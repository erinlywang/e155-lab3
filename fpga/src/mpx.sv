==> flow/design.v <==
module mpx( input	clk,
			input	reset,
			input	logic [3:0] in0,
			input	logic [3:0] in1,
			output	logic [3:0] switch,
			output	logic trans0,
			output	logic trans1);
	logic [23:0] counter;
	logic counter_output;
	always_ff @(posedge clk) begin
		if (reset==0)		begin
			counter <= 24'b0;
			counter_output <= 1'b0;
		end
		else if (counter == 24'd200000)	begin
			counter <= 24'b0;
			counter_output <= ~counter_output;
		end
		else				counter <= counter + 24'b1;
	end
	assign switch = counter_output ? in1:in0;
	assign trans0 =  counter_output;
	assign trans1 = ~counter_output;
endmodule
Step by step through the tools: mpx
Tool output for the design above, in the order of the flow. Line numbers count from 1 in the design file above. Operators carry their Yosys type and port widths (W data, S select, Z words). Cell names lack the library's common part. A cell with - has no value.

Top: mpx. Clock port: clk. Library: sky130hd. Library corner: tt_025C_1v80.

After elaboration
Source: Yosys, flattened and elaborated, memories not mapped. Widths are those after wreduce. Registers that Yosys merges into a memory's read port (data or address) are not register bits. Print and check cells do not count. Equal cells are merged and count once.

For latch bits the number is 0. Under flip-flop bits (word level) stands 25. The figure for output and inout bits is 6. Under input bits stands 10. The entry for memories kept reads 0. The entry for memory bits (writable) reads 0. The figure for word width x clocked read ports is 0. Elaborated cells: 8. For bits in read-only memories the number is 0.

For equal/unequal tests the number is 1. The figure for shift operators is 0. For mux-type cells the number is 1. The figure for order comparisons is 0. Under multipliers stands 0. Reductions and logical operators: 1. The figure for bitwise logic cells is 2. For $add $sub $neg the number is 1. The entry for divide/modulo/power cells reads 0.

Operator list (number): $add A24 B1 Y24 const B (1); $eq A24 B18 Y1 const B (1); $mux W4 (1); $not A1 Y1 (2); $reduce_or A2 Y1 (1).

Longest topological paths
Yosys ltp: most cells in a row. Word level: on the elaborated netlist, between registers, memories and ports. Mapped: between sequential cells and ports; inverters and the memories' decode and read muxes count.

Under word-level depth stands 2. Under ABC_AREA stands 0. Under depth in mapped cells stands 7. For depth with buffers taken out the number is 6.

Mapped cells and area
Source: synth_stat.txt of the flow (Yosys; design flattened, memories mapped). It holds for the ABC_AREA given above (unset counts as 0); a run with the other value may have another netlist. The area totals of this step are shown rounded.

Cells by type: dfxtp_1 (number 25, total area 500.48 um2); xnor2_1 (number 10, total area 87.584 um2); nor2_1 (number 19, total area 71.318 um2); mux2_2 (number 4, total area 45.043 um2); or3_1 (number 7, total area 43.792 um2); inv_1 (number 11, total area 41.29 um2); nand2_1 (number 11, total area 41.29 um2); nand3_1 (number 7, total area 35.034 um2); nor4_1 (number 5, total area 31.28 um2); a21oi_1 (number 6, total area 30.029 um2); o31ai_1 (number 4, total area 30.029 um2); or4_1 (number 4, total area 30.029 um2); xor2_1 (number 3, total area 26.275 um2); ha_1 (number 2, total area 25.024 um2); nand4_1 (number 4, total area 25.024 um2); o21ai_0 (number 5, total area 25.024 um2); nand4_4 (number 1, total area 21.27 um2); nor3_1 (number 4, total area 20.019 um2).

Not listed: further types 15, cells in them 19.

The entry for flip-flop cells reads 25. The figure for buffer cells is 5. The entry for cell count reads 151. The figure for sequential part of the area is 500 um2. The figure for chip area (Yosys) is 1300 um2.

Timing after synthesis
Path of least setup slack by OpenSTA after synthesis, without wires, with an ideal clock, recovery checks aside; 20% of the period is set as input and as output delay. Where synthesis merged equal registers, the netlist keeps one of their names.

Path kind: reg-to-reg. From: register counter[2]. To: register counter[17]. Under buffers on the path stands 1. Delay of the path: 1.831 ns. The figure for data arrival time is 1.744 ns. Library setup time: 0.087 ns. The figure for launch time at the first pin is 0.000 ns. The entry for setup slack reads 0.299 ns. Required time: 2.043 ns. Under clock period stands 2.13 ns. The figure for stages on the path is 6. Under synthesis period reached stands 1.831 ns.

"delay of the path" = arrival - input delay + setup time. "stages on the path" counts driving pins, that of a launching flip-flop among them; a cell with two outputs on the path counts twice. "synthesis period reached" is the clock period less the worst setup slack; recovery checks do not enter. This is arithmetic on one report: input and output delays are still those of the set period (20% each). Between the ends stands the longest chain of elaborated cells between them, by number of cells; it is not shown to be the way that was timed. Of several equally long chains one is given. Each line given opens the expression or statement behind the cell; cells for indexed reads and writes are added by Yosys, which also makes memories of some case tables. At most two assigning lines are given for a register; there are more.

Path through: dfxtp_1 > nand4_4 > or4_1 > buf_2 > or4_1 > o31ai_1. The figure for cells in the longest elaborated chain is 2. For elaborated cells between the ends (all ways) the number is 3. The entry for RTL lines with such cells reads 2. Classes of those cells: add/sub (1); eq/ne (1); reduce/logical (1).

RTL lines, path post-synthesis: from (decl) (RTL line 8) `logic [23:0] counter;`; from (assign) (RTL line 12) `counter <= 24'b0;`; from (assign) (RTL line 19) `else counter <= counter + 24'b1;`; $eq A24 B18 Y1 (RTL line 15) `else if (counter == 24'd200000) begin`; $reduce_or A2 Y1; to (assign) (RTL line 16) `counter <= 24'b0;`; to (assign) (RTL line 19); to (decl) (RTL line 8).

Worst path after layout
Path of least setup slack in the final report of flow run A (OpenROAD, finished layout, wires in). Where an end is a register, its clock arrival counts in the times.

Path kind: reg-to-output. From: register counter_output. To: output switch[2]. Under clock period stands 2.1 ns. For external output delay the number is 0.42 ns. Required time: 1.68 ns. The figure for launch time at the first pin is 0.31 ns. The entry for setup slack reads 0.10 ns. The figure for stages on the path is 3. The figure for data arrival time is 1.58 ns. Under buffers on the path stands 1.

Between the ends stands the longest chain of elaborated cells between them, by number of cells; it is not shown to be the way that was timed. Of several equally long chains one is given.

Path through: dfxtp_2 > mux2_2 > clkdlybuf4s50_1. The figure for cells in the longest elaborated chain is 1. For elaborated cells between the ends (all ways) the number is 1. The entry for RTL lines with such cells reads 1. Classes of those cells: mux (1).

RTL lines, path post-layout: from (decl) (RTL line 9) `logic counter_output;`; from (assign) (RTL line 13) `counter_output <= 1'b0;`; from (assign) (RTL line 17) `counter_output <= ~counter_output;`; $mux W4 (RTL line 21) `assign switch = counter_output ? in1:in0;`; to (decl) (RTL line 5) `output logic [3:0] switch,`.

Add stored flow runs of mpx

Measured data: module mpx, platform sky130hd, 2 stored runs of the flow under differing settings, order arbitrary. Input and output delays are each 20% of the period that was set; the output load is 0.01 pF. "clock period achieved" means the clock period less the worst setup slack. The figure is calculated, with input and output delays left at 20% of the set period. By "worst path time" is meant the share of the clock period that the worst setup path is allowed (20% is reserved at inputs, 20% at outputs), minus its slack. Clock arrival times at its registers enter into it. By "total power of the final layout" is meant OpenSTA's value without simulated activity: inputs other than the clock are taken to toggle once in ten clock periods, and the tool carries that through the logic. Values from the reports are rounded here.

Flow run A has these settings: period_ns 2.1; CORE_UTILIZATION 51; CAP_MARGIN 20; CORE_MARGIN 2; SLEW_MARGIN 20. The worst path time reads 1.58 ns. Worst setup path kind: reg-to-output. The area of the synthesized netlist is 1,300 um2. The setup slack of the worst path reads 0.10 ns. The clock period achieved stands at 1.998 ns. The die size stands at 2,900 um2. The utilization of the finished layout reads 63%. The total power of the final layout comes to 760 µW. The sum of negative setup slack comes to 0.000 ns.

Flow run B has these settings: period_ns 2.03; CORE_UTILIZATION 37; PLACE_DENSITY_LB_ADDON 0.05; CORE_MARGIN 9; ABC_AREA 1; GPL_TIMING_DRIVEN 0; CAP_MARGIN 5; MAX_ROUTING_LAYER met5; SLEW_MARGIN 20. The worst path time reads 1.11 ns. Worst setup path kind: input-to-output. The area of the synthesized netlist is 1,500 um2. The setup slack of the worst path reads 0.11 ns. The clock period achieved stands at 1.920 ns. The die size stands at 6,600 um2. The utilization of the finished layout reads 46%. The total power of the final layout comes to 880 µW. The sum of negative setup slack comes to 0.000 ns.
