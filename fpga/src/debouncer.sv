==> flow/design.v <==
module debouncer(input	logic clk,
				 input	logic reset,
				 input	logic [3:0] row,
				 input	logic [3:0] col,
				 output logic [3:0] debouncedrow, debouncedcol,
				 output logic debounced);
	typedef enum logic [2:0]  {S0, S1, S2} statetype;
	statetype state, nextstate;
	logic [23:0] nextcounter, counter;
	logic [3:0] last_pressed_row, last_pressed_col, pressed_row, pressed_col;
	logic pressed, rowcheck, released;
	always_ff @(posedge clk) begin
		if (reset==0)	begin
			state <= S0;
			counter <= 24'b0;
			last_pressed_row <= 4'b0;
			last_pressed_col <= 4'b0;
		end
		else			begin
			state <= nextstate;
			counter <= nextcounter;
			last_pressed_row <= pressed_row;
			last_pressed_col <= pressed_col;
		end
	end
	always_comb
		case (state)
			S0:	if (pressed)				begin
											nextstate = S1;
											nextcounter = 24'b0;
											pressed_row = row;
											pressed_col = col;
											end
				else						begin
											nextstate = state;
											nextcounter = 24'b0;
											pressed_row = row;
											pressed_col = col;
											end
			S1: if (debounced)				begin
											nextstate = S2;
											nextcounter = counter;
											pressed_row = last_pressed_row;
											pressed_col = last_pressed_col;
											end
				else						begin
											nextstate = state;
											nextcounter = counter + 24'b1;
											pressed_row = last_pressed_row;
											pressed_col = last_pressed_col;
											end
			S2:	if (released) 				begin
											nextstate = S0;
											nextcounter = 24'b0;
											pressed_row = last_pressed_row;
											pressed_col = last_pressed_col;
											end
				else						begin
											nextstate = state;
											nextcounter = counter;
											pressed_row = last_pressed_row;
											pressed_col = last_pressed_col;
											end
			default:						begin
											nextstate = S0;
											nextcounter = 24'b0;
											pressed_row = 24'b0;
											pressed_col = 24'b0;
											end
		endcase
	assign debounced = (counter >= 24'd500000);
	assign pressed = |row;
	assign rowcheck = ((row & pressed_row) == last_pressed_row);
	assign released = (debounced & (~rowcheck));
	assign debouncedrow = pressed_row;
	assign debouncedcol = pressed_col;
endmodule
# Reports on debouncer

Tool output for the design above, in the order of the flow.
Lines are those of the file above, counted from 1.
Operators: Yosys type, input widths -> output width; for muxes data width and select width s.
Cell names lack the library's common part.
Not given: --

Design top: debouncer
Clock input: clk
Cell library: sky130hd
Corner: tt_025C_1v80

# Word-level counts

Source: Yosys, flattened and elaborated, memories not mapped. Widths are those after wreduce. Registers that Yosys merges into a memory's read port (data or address) are not register bits. Print and check cells do not count. Equal cells are merged and count once.

Register bits after elaboration: 35
Input bits: 10
Output and inout bits: 9

$add $sub $neg: 1
Magnitude comparators: 1
Equal/unequal tests: 7
Muxes and demuxes: 9
Bitwise gates (word level): 3
Reductions and logical operators: 5

Operators with widths:

| cell                  | count |
| $pmux 24 s2           | 1 |
| $mux 24               | 2 |
| $add 24x1->24 const B | 1 |
| $ge 24x19->1 const B  | 1 |
| $pmux 4 s2            | 2 |
| $pmux 3 s3            | 1 |
| $mux 3                | 3 |
| $ne 2x2->1 const B    | 4 |
| $eq 4x4->1            | 1 |
| $and 4x4->4           | 1 |
| $reduce_or 4->1       | 1 |
| $eq 3x1->1 const B    | 1 |
| $eq 3x2->1 const B    | 1 |
| $logic_not 3->1       | 1 |
| $reduce_and 3->1      | 1 |
| $reduce_and 2->1      | 1 |
| $reduce_or 2->1       | 1 |
| $and 1x1->1           | 1 |
| $not 1->1             | 1 |

# Longest topological paths

Depth = most cells in a row (Yosys ltp): at word level without a register or memory, in the mapped netlist without a sequential cell, where the memories' decode and read muxes count.

Depth after elaboration: 9
ABC_AREA: 0
Gate-level depth with buffers: 8
Gate-level depth less buffers: 6

# Mapped cells and area

Yosys stat after the flow's synthesis: flattened, memories mapped to cells. It holds for the ABC_AREA given above (unset counts as 0); a run with the other value may have another netlist.

Cells by type:

| cell     | count | total area (um^2) |
| dfxtp_1  | 35    | 700.672 |
| nand3_1  | 17    | 85.082 |
| a22o_1   | 8     | 70.067 |
| a311oi_1 | 8     | 70.067 |
| and2_1   | 11    | 68.816 |
| nor4_1   | 10    | 62.56 |
| nand2_1  | 16    | 60.058 |
| inv_1    | 12    | 45.043 |
| nor3_1   | 9     | 45.043 |
| o221a_2  | 4     | 45.043 |
| clkbuf_1 | 10    | 37.536 |
| a21oi_1  | 7     | 35.034 |
| a41oi_1  | 4     | 35.034 |
| nor2_1   | 9     | 33.782 |
| nor2b_1  | 5     | 31.28 |
| a31o_1   | 3     | 26.275 |
| o41ai_1  | 3     | 26.275 |
| and3_1   | 4     | 25.024 |

Other cell types: 33; their cells: 49.

Cells in the netlist: 224
Cell area after synthesis: 1894.3 um^2
Mapped flip-flops: 35

# Worst setup path after synthesis

Path of least setup slack by OpenSTA after synthesis, without wires, with an ideal clock, recovery checks aside; 20% of the period is set as input and as output delay. Where synthesis merged equal registers, the netlist keeps one of their names.

Kind: input to register
Start: input row[2]
End: register counter[17]
Clock period: 2790 ps
External input delay: 558 ps
Setup time: 91 ps
Launch time at the first pin: 558 ps
Arrival: 2034 ps
Required time: 2699 ps
Setup slack: 665 ps
Delay of the path: 1567 ps
Stages: 7
Synthesis period reached: 2125 ps

"delay of the path" is the arrival time less input delay plus setup time.
"stages": output pins that drive a net of the path, with the launching flip-flop's if there is one; two outputs of one cell count as two.
"synthesis period reached" = period - worst setup slack (recovery checks aside). The figure is calculated, with input and output delays left at 20% of the set period.
Between the ends stands the longest chain of elaborated cells between them, by number of cells; it is not shown to be the way that was timed. Of several equally long chains one is given.
Each line given opens the expression or statement behind the cell; cells for indexed reads and writes are added by Yosys, which also makes memories of some case tables.

Cells stage by stage: nor2b_1 -> o41ai_1 -> and4_1 -> clkbuf_1 -> nor3_1 -> buf_2 -> a311oi_1
Cells in the longest elaborated chain: 7
Elaborated cells on any way between the ends: 9
Those cells by class: eq/ne: 2; mux: 3; logic: 3; reduce/logical: 1

RTL lines, path after synthesis:

| item               | RTL line | text |
| start: declaration | 3        | `input logic [3:0] row,` |
| $pmux 4 s2         | 27       | `case (state)` |
| $and 4x4->4        | 73       | `assign rowcheck = ((row & pressed_row) == last_pressed_row);` |
| $eq 4x4->1         | 73       |  |
| $not 1->1          | 74       | `assign released = (debounced & (~rowcheck));` |
| $and 1x1->1        | 74       |  |
| $mux 24            | 52       | `S2: if (released) begin` |
| $pmux 24 s2        | 27       |  |
| end: assignment    | 15       | `counter <= 24'b0;` |
| end: assignment    | 21       | `counter <= nextcounter;` |
| end: declaration   | 9        | `logic [23:0] nextcounter, counter;` |

# Timing after layout

Path of least setup slack in the final report of flow run A (OpenROAD, finished layout, wires in). Where an end is a register, its clock arrival counts in the times.
The path's times are printed in steps of 10 ps; the period is the one set.

Kind: register to register
Start: register counter[13]
End: register counter[13]
Clock period: 2460 ps
Setup time: 100 ps
Launch time at the first pin: 290 ps
Arrival: 2230 ps
Required time: 2650 ps
Setup slack: 420 ps
Stages: 8

Between the ends stands the longest chain of elaborated cells between them, by number of cells; it is not shown to be the way that was timed. Of several equally long chains one is given.

Cells stage by stage: dfxtp_4 -> a21oi_4 -> a311o_1 -> buf_6 -> and3_4 -> buf_4 -> or3_4 -> a31o_1
Cells in the longest elaborated chain: 4
Elaborated cells on any way between the ends: 9
Those cells by class: add/sub: 1; compare: 1; eq/ne: 2; mux: 3; logic: 1; reduce/logical: 1

RTL lines, path post-layout:

| item               | RTL line | text |
| start: declaration | 9        | `logic [23:0] nextcounter, counter;` |
| start: assignment  | 15       | `counter <= 24'b0;` |
| start: assignment  | 21       | `counter <= nextcounter;` |
| $ge 24x19->1       | 71       | `assign debounced = (counter >= 24'd500000);` |
| $and 1x1->1        | 74       | `assign released = (debounced & (~rowcheck));` |
| $mux 24            | 52       | `S2: if (released) begin` |
| $pmux 24 s2        | 27       | `case (state)` |
| end: assignment    | 15       |  |
| end: assignment    | 21       |  |
| end: declaration   | 9        |  |

Subject: flow runs of debouncer

Hi,

Record of 2 stored runs of the RTL-to-layout flow on debouncer, platform sky130hd. The runs are unordered. Constraints: input delay and output delay 20% of the set period each, output load 0.01 pF.
By "period achieved" is meant the clock period of the run minus its worst setup slack. This is arithmetic on one report: input and output delays are still those of the set period (20% each).
"critical path time": the worst setup path's part of the clock period (all of it between registers, 20% less for each end at a port) less its slack. A launch clock that arrives late makes it longer, a capture clock that arrives late makes it shorter.
"overall power" is the tool's figure for a default switching activity; nothing was simulated.
"critical path time" is known to 10 ps.
Settings: n/a = not set for that run.

| item                                   | flow run A           | flow run B      |
| period_ns                              | 2.46                 | 2.09            |
| SETUP_SLACK_MARGIN                     | 0.61                 | 0.38            |
| CAP_MARGIN                             | 20                   | 20              |
| CORE_MARGIN                            | 2                    | 5               |
| CORE_UTILIZATION                       | 40                   | 51              |
| SLEW_MARGIN                            | 20                   | 20              |
| PLACE_DENSITY_LB_ADDON                 | n/a                  | 0.29            |
| ABC_AREA                               | n/a                  | 1               |
| CTS_CLUSTER_DIAMETER                   | n/a                  | 247             |
| setup slack of the worst path (ps)     | 423                  | 426             |
| period achieved (ps)                   | 2037                 | 1664            |
| standard-cell area after layout (um^2) | 2691.3               | 2571.2          |
| worst hold slack (ps)                  | 525                  | 434             |
| total negative slack (ps)              | 0                    | 0               |
| overall power (uW)                     | 1334                 | 1471            |
| die outline area (um^2)                | 5302.0               | 5318.1          |
| final design utilization (%)           | 58.1                 | 68.7            |
| critical path time (ps)                | 2040                 | 830             |
| worst setup path type                  | register to register | input to output |
| area of the synthesized netlist (um^2) | 1894.3               | 2019.4          |

Regards
