==> flow/design.v <==
module digit(input	logic clk,
				 input	logic reset,
				 input  logic debounced,
				 input	logic [3:0] debouncedrow,
				 input	logic [3:0] debouncedcol,
				 output logic [3:0] rowleft, rowright, colleft, colright);
		typedef enum logic [1:0]  {NOUPDATE, UPDATE, FINISHEDUPDATE} statetype;
		statetype state, nextstate;
		logic [3:0] nextrowleft, nextrowright, nextcolleft, nextcolright;
		always_ff @(posedge clk) begin
			if (reset==0)	begin
				state <= NOUPDATE;
				rowleft <= 4'b0;
				rowright <= 4'b0;
				colleft <= 4'b0;
				colright <= 4'b0;
			end
			else			begin
				state <= nextstate;
				rowleft <= nextrowleft;
				rowright <= nextrowright;
				colleft <= nextcolleft;
				colright <= nextcolright;
			end
		end
		always_comb
			case (state)
				NOUPDATE:	if (debounced)				begin
														nextstate = UPDATE;
														nextrowleft = rowleft;
														nextcolleft = colleft;
														nextrowright = rowright;
														nextcolright = colright;
														end
							else						begin
														nextstate = state;
														nextrowleft = rowleft;
														nextcolleft = colleft;
														nextrowright = rowright;
														nextcolright = colright;
														end
				UPDATE: 								begin
														nextstate = FINISHEDUPDATE;
														nextrowleft = rowright;
														nextcolleft = colright;
														nextrowright = debouncedrow;
														nextcolright = debouncedcol;
														end
				FINISHEDUPDATE: if (~debounced)			begin
														nextstate = NOUPDATE;
														nextrowleft = rowleft;
														nextcolleft = colleft;
														nextrowright = rowright;
														nextcolright = colright;
														end
								else					begin
														nextstate = state;
														nextrowleft = rowleft;
														nextcolleft = colleft;
														nextrowright = rowright;
														nextcolright = colright;
														end
				default:								begin
														nextstate = state;
														nextrowleft = rowleft;
														nextcolleft = colleft;
														nextrowright = rowright;
														nextcolright = colright;
														end
			endcase
endmodule
======== Reports on digit ========
What the tools print for digit, step after step.
Line numbers count from 1 in the design file above.
Operators: Yosys type, input widths -> output width; for muxes data width and select width s.
Library cell names are shortened.
The mark - stands for no value.
inputs
  design top .............................. digit
  clock port .............................. clk
  standard-cell library ................... sky130hd
  library corner .......................... tt_025C_1v80

======== After elaboration ========
Source: Yosys, flattened and elaborated, memories not mapped. Widths are those after wreduce. Registers that Yosys merges into a memory's read port (data or address) are not register bits. Print and check cells do not count. Equal cells are merged and count once.
storage and ports
  flip-flop bits (word level) ............. 18
  cells after elaboration ................. 15
  input bits .............................. 11
cells by class
  equal/unequal tests ..................... 4
  mux-type cells .......................... 3
  reduce/logical cells .................... 3
operator list
  operator            number
  $pmux 2 s3          1
  $ne 2x2->1 const B  2
  $mux 2              2
  $reduce_and 3->1    1
  $reduce_bool 3->1   1
  $eq 2x1->1 const B  1
  $eq 2x2->1 const B  1
  $logic_not 2->1     1

======== Longest topological paths ========
Longest topological path by Yosys (ltp), each cell counted once; first at word level (registers and memories cut), then after technology mapping (sequential cells cut; the memories' decode and read muxes count).
depth
  word-level depth ........................ 3
  ABC_AREA ................................ 0
  mapped depth ............................ 4
  depth with buffers taken out ............ 2

======== Synthesis result ========
Source: synth_stat.txt of the flow (Yosys; design flattened, memories mapped). It holds for the ABC_AREA given above (unset counts as 0); a run with the other value may have another netlist.
The area totals of this step are shown rounded.
cells by type
  cell type  number  total area (µm²)
  dfxtp_1    19      380.365
  mux2i_1    16      160.154
  nor2b_1    17      106.352
  buf_12     1       20.019
  buf_6      1       11.261
  and3_1     1       6.256
  a21oi_1    1       5.005
  o21ai_0    1       5.005
  clkbuf_1   1       3.754
  nor2_1     1       3.754
synthesis totals
  standard cells after synthesis .......... 59
  mapped flip-flops ....................... 19
  mapped area ............................. 701.9 µm²
  buffer cells ............................ 3

======== Worst setup path after synthesis ========
Source: OpenSTA report_checks on the synthesized netlist (no wires, ideal clock, input and output delay 20% of the period each), path of least setup slack; recovery checks are left aside. Register names are those of the netlist, which keeps one name where synthesis merged equal registers.
timing post-synthesis
  path kind ............................... register -> register
  from .................................... register state
  to ...................................... register colleft[0]
  stages .................................. 5
  data required time ...................... 727 ps
  delay of the path ....................... 912 ps
  period .................................. 843 ps
  setup time .............................. 116 ps
  arrival time ............................ 796 ps
  setup slack ............................. -69 ps
  period reached after synthesis .......... 912 ps
"delay of the path" = arrival - input delay + setup time.
"stages" counts driving pins, that of a launching flip-flop among them; a cell with two outputs on the path counts twice.
"period reached after synthesis" is the clock period less the worst setup slack; recovery checks do not enter. This is arithmetic on one report: input and output delays are still those of the set period (20% each).
Where an end lacks its bit number, it is one bit of the signal, or one of the new flip-flops if synthesis recoded a state register.
The rows between start and end are the longest chain of elaborated cells between them; the timing report does not say that the signal goes this way. Where chains are equally long, one stands for them.
Each line given opens the expression or statement behind the cell; cells for indexed reads and writes are added by Yosys, which also makes memories of some case tables.
on the way, post-synthesis
  cell sequence ........................... dfxtp_1 > buf_6 > buf_12 > mux2i_1 > nor2b_1
  cells in the longest elaborated chain ... 1
  elaborated cells between the ends (all ways) .. 1
  source lines of those cells ............. 1
RTL lines, path post-synthesis
  item           line  RTL
  from (decl)    8     statetype state, nextstate;
  from (assign)  12    state <= NOUPDATE;
  from (assign)  19    state <= nextstate;
  $eq 2x1->1     27    case (state)
  to (assign)    15    colleft <= 4'b0;
  to (assign)    22    colleft <= nextcolleft;
  to (decl)      6     output logic [3:0] rowleft, rowright, colleft, colright);

======== Timing after layout ========
Path of least setup slack in the final report of run 1 (OpenROAD, finished layout, wires in). Where an end is a register, its clock arrival counts in the times.
The report prints the path's times to 10 ps; the period is as set.
timing post-layout
  path kind ............................... register -> output
  from .................................... register colright[0]
  to ...................................... output port colright[0]
  setup slack ............................. 30 ps
  arrival time ............................ 750 ps
  period .................................. 980 ps
  stages .................................. 2
  data required time ...................... 780 ps
on the way, post-layout
  cell sequence ........................... dfxtp_2 > buf_6
  cells in the longest elaborated chain ... 0
  elaborated cells between the ends (all ways) .. 0
  source lines of those cells ............. 0
RTL lines, path post-layout
  item           line  RTL
  from (decl)    6     output logic [3:0] rowleft, rowright, colleft, colright);
  from (assign)  16    colright <= 4'b0;
  from (assign)  23    colright <= nextcolright;
  to (decl)      6

Settings and measured results of 2 stored flow runs for module digit (sky130hd), not sorted in any way. The constraints put input and output delay at 20% of the set period each and load the outputs with 0.01 pF.
"period achieved": clock period set for the run, less the worst setup slack. It is reckoned from that one timing run; input and output delays stay at 20% of the period that was set.
"worst path time": the worst setup path's part of the clock period (all of it between registers, 20% less for each end at a port) less its slack. A launch clock that arrives late makes it longer, a capture clock that arrives late makes it shorter.
By "power consumption" is meant OpenSTA's value without simulated activity: inputs other than the clock are taken to toggle once in ten clock periods, and the tool carries that through the logic.
"worst path time" is given in steps of 10 ps.
The results are shown rounded.

======== run 1 ========
==> flow/run.sh <==
#!/bin/bash
# the make line also repeats the synthesis and layout settings of config.mk as NAME=value (left out here)
make -C /OpenROAD-flow-scripts/flow DESIGN_CONFIG=/design/flow/config.mk WORK_HOME=/design/flow/orfs CLKGATE_MAP_FILE= finish
==> flow/config.mk <==
export PLATFORM = sky130hd
export DESIGN_NAME = digit
export DESIGN_NICKNAME = digit
export VERILOG_FILES = /design/flow/design.v
export SDC_FILE = /design/flow/constraint.sdc
export NUM_CORES = 4
export LEC_CHECK = 0
export CAP_MARGIN = 10
export CELL_PAD_IN_SITES_GLOBAL_PLACEMENT = 1
export CORE_MARGIN = 2
export CORE_UTILIZATION = 24
export CTS_CLUSTER_DIAMETER = 116
export PLACE_DENSITY_LB_ADDON = 0.12
export SETUP_SLACK_MARGIN = 0.21
export SLEW_MARGIN = 20
==> flow/constraint.sdc <==
create_clock -name core_clock -period 0.98 [get_ports {clk}]
set_input_delay 0.1960 -clock core_clock [delete_from_list [all_inputs] [get_ports {clk}]]
set_output_delay 0.1960 -clock core_clock [all_outputs]
set_load 0.01 [all_outputs]

-------- measured, run 1 --------
  chip area in the Yosys report ........... 701.9 µm²
  area of the die ......................... 3373 µm²
  standard-cell area after layout ......... 1200 µm²
  final utilization ....................... 43.5%
  setup slack of the worst path ........... 33 ps
  setup total negative slack .............. 0 ps
  lowest hold slack ....................... 499 ps
  power consumption ....................... 1449 µW
  period achieved ......................... 947 ps
  worst path time ......................... 750 ps
  worst setup path type ................... register -> output

======== run 2 ========
==> flow/run.sh <==
#!/bin/bash
# the make line also repeats the synthesis and layout settings of config.mk as NAME=value (left out here)
make -C /OpenROAD-flow-scripts/flow DESIGN_CONFIG=/design/flow/config.mk WORK_HOME=/design/flow/orfs CLKGATE_MAP_FILE= finish
==> flow/config.mk <==
export PLATFORM = sky130hd
export DESIGN_NAME = digit
export DESIGN_NICKNAME = digit
export VERILOG_FILES = /design/flow/design.v
export SDC_FILE = /design/flow/constraint.sdc
export NUM_CORES = 4
export LEC_CHECK = 0
export CAP_MARGIN = 20
export CELL_PAD_IN_SITES_DETAIL_PLACEMENT = 0
export CORE_ASPECT_RATIO = 1.6
export CORE_MARGIN = 2
export CORE_UTILIZATION = 36
export CTS_CLUSTER_DIAMETER = 343
export GPL_ROUTABILITY_DRIVEN = 0
export GPL_TIMING_DRIVEN = 1
export MIN_ROUTING_LAYER = met2
export PLACE_DENSITY_LB_ADDON = 0.05
export SETUP_SLACK_MARGIN = 0.22
export SLEW_MARGIN = 20
==> flow/constraint.sdc <==
create_clock -name core_clock -period 0.806 [get_ports {clk}]
set_input_delay 0.1612 -clock core_clock [delete_from_list [all_inputs] [get_ports {clk}]]
set_output_delay 0.1612 -clock core_clock [all_outputs]
set_load 0.01 [all_outputs]

-------- measured, run 2 --------
  chip area in the Yosys report ........... 701.9 µm²
  area of the die ......................... 2329 µm²
  standard-cell area after layout ......... 1195 µm²
  final utilization ....................... 63.7%
  setup slack of the worst path ........... -115 ps
  setup total negative slack .............. -2486 ps
  lowest hold slack ....................... 234 ps
  power consumption ....................... 1748 µW
  period achieved ......................... 921 ps
  worst path time ......................... 760 ps
  worst setup path type ................... register -> output
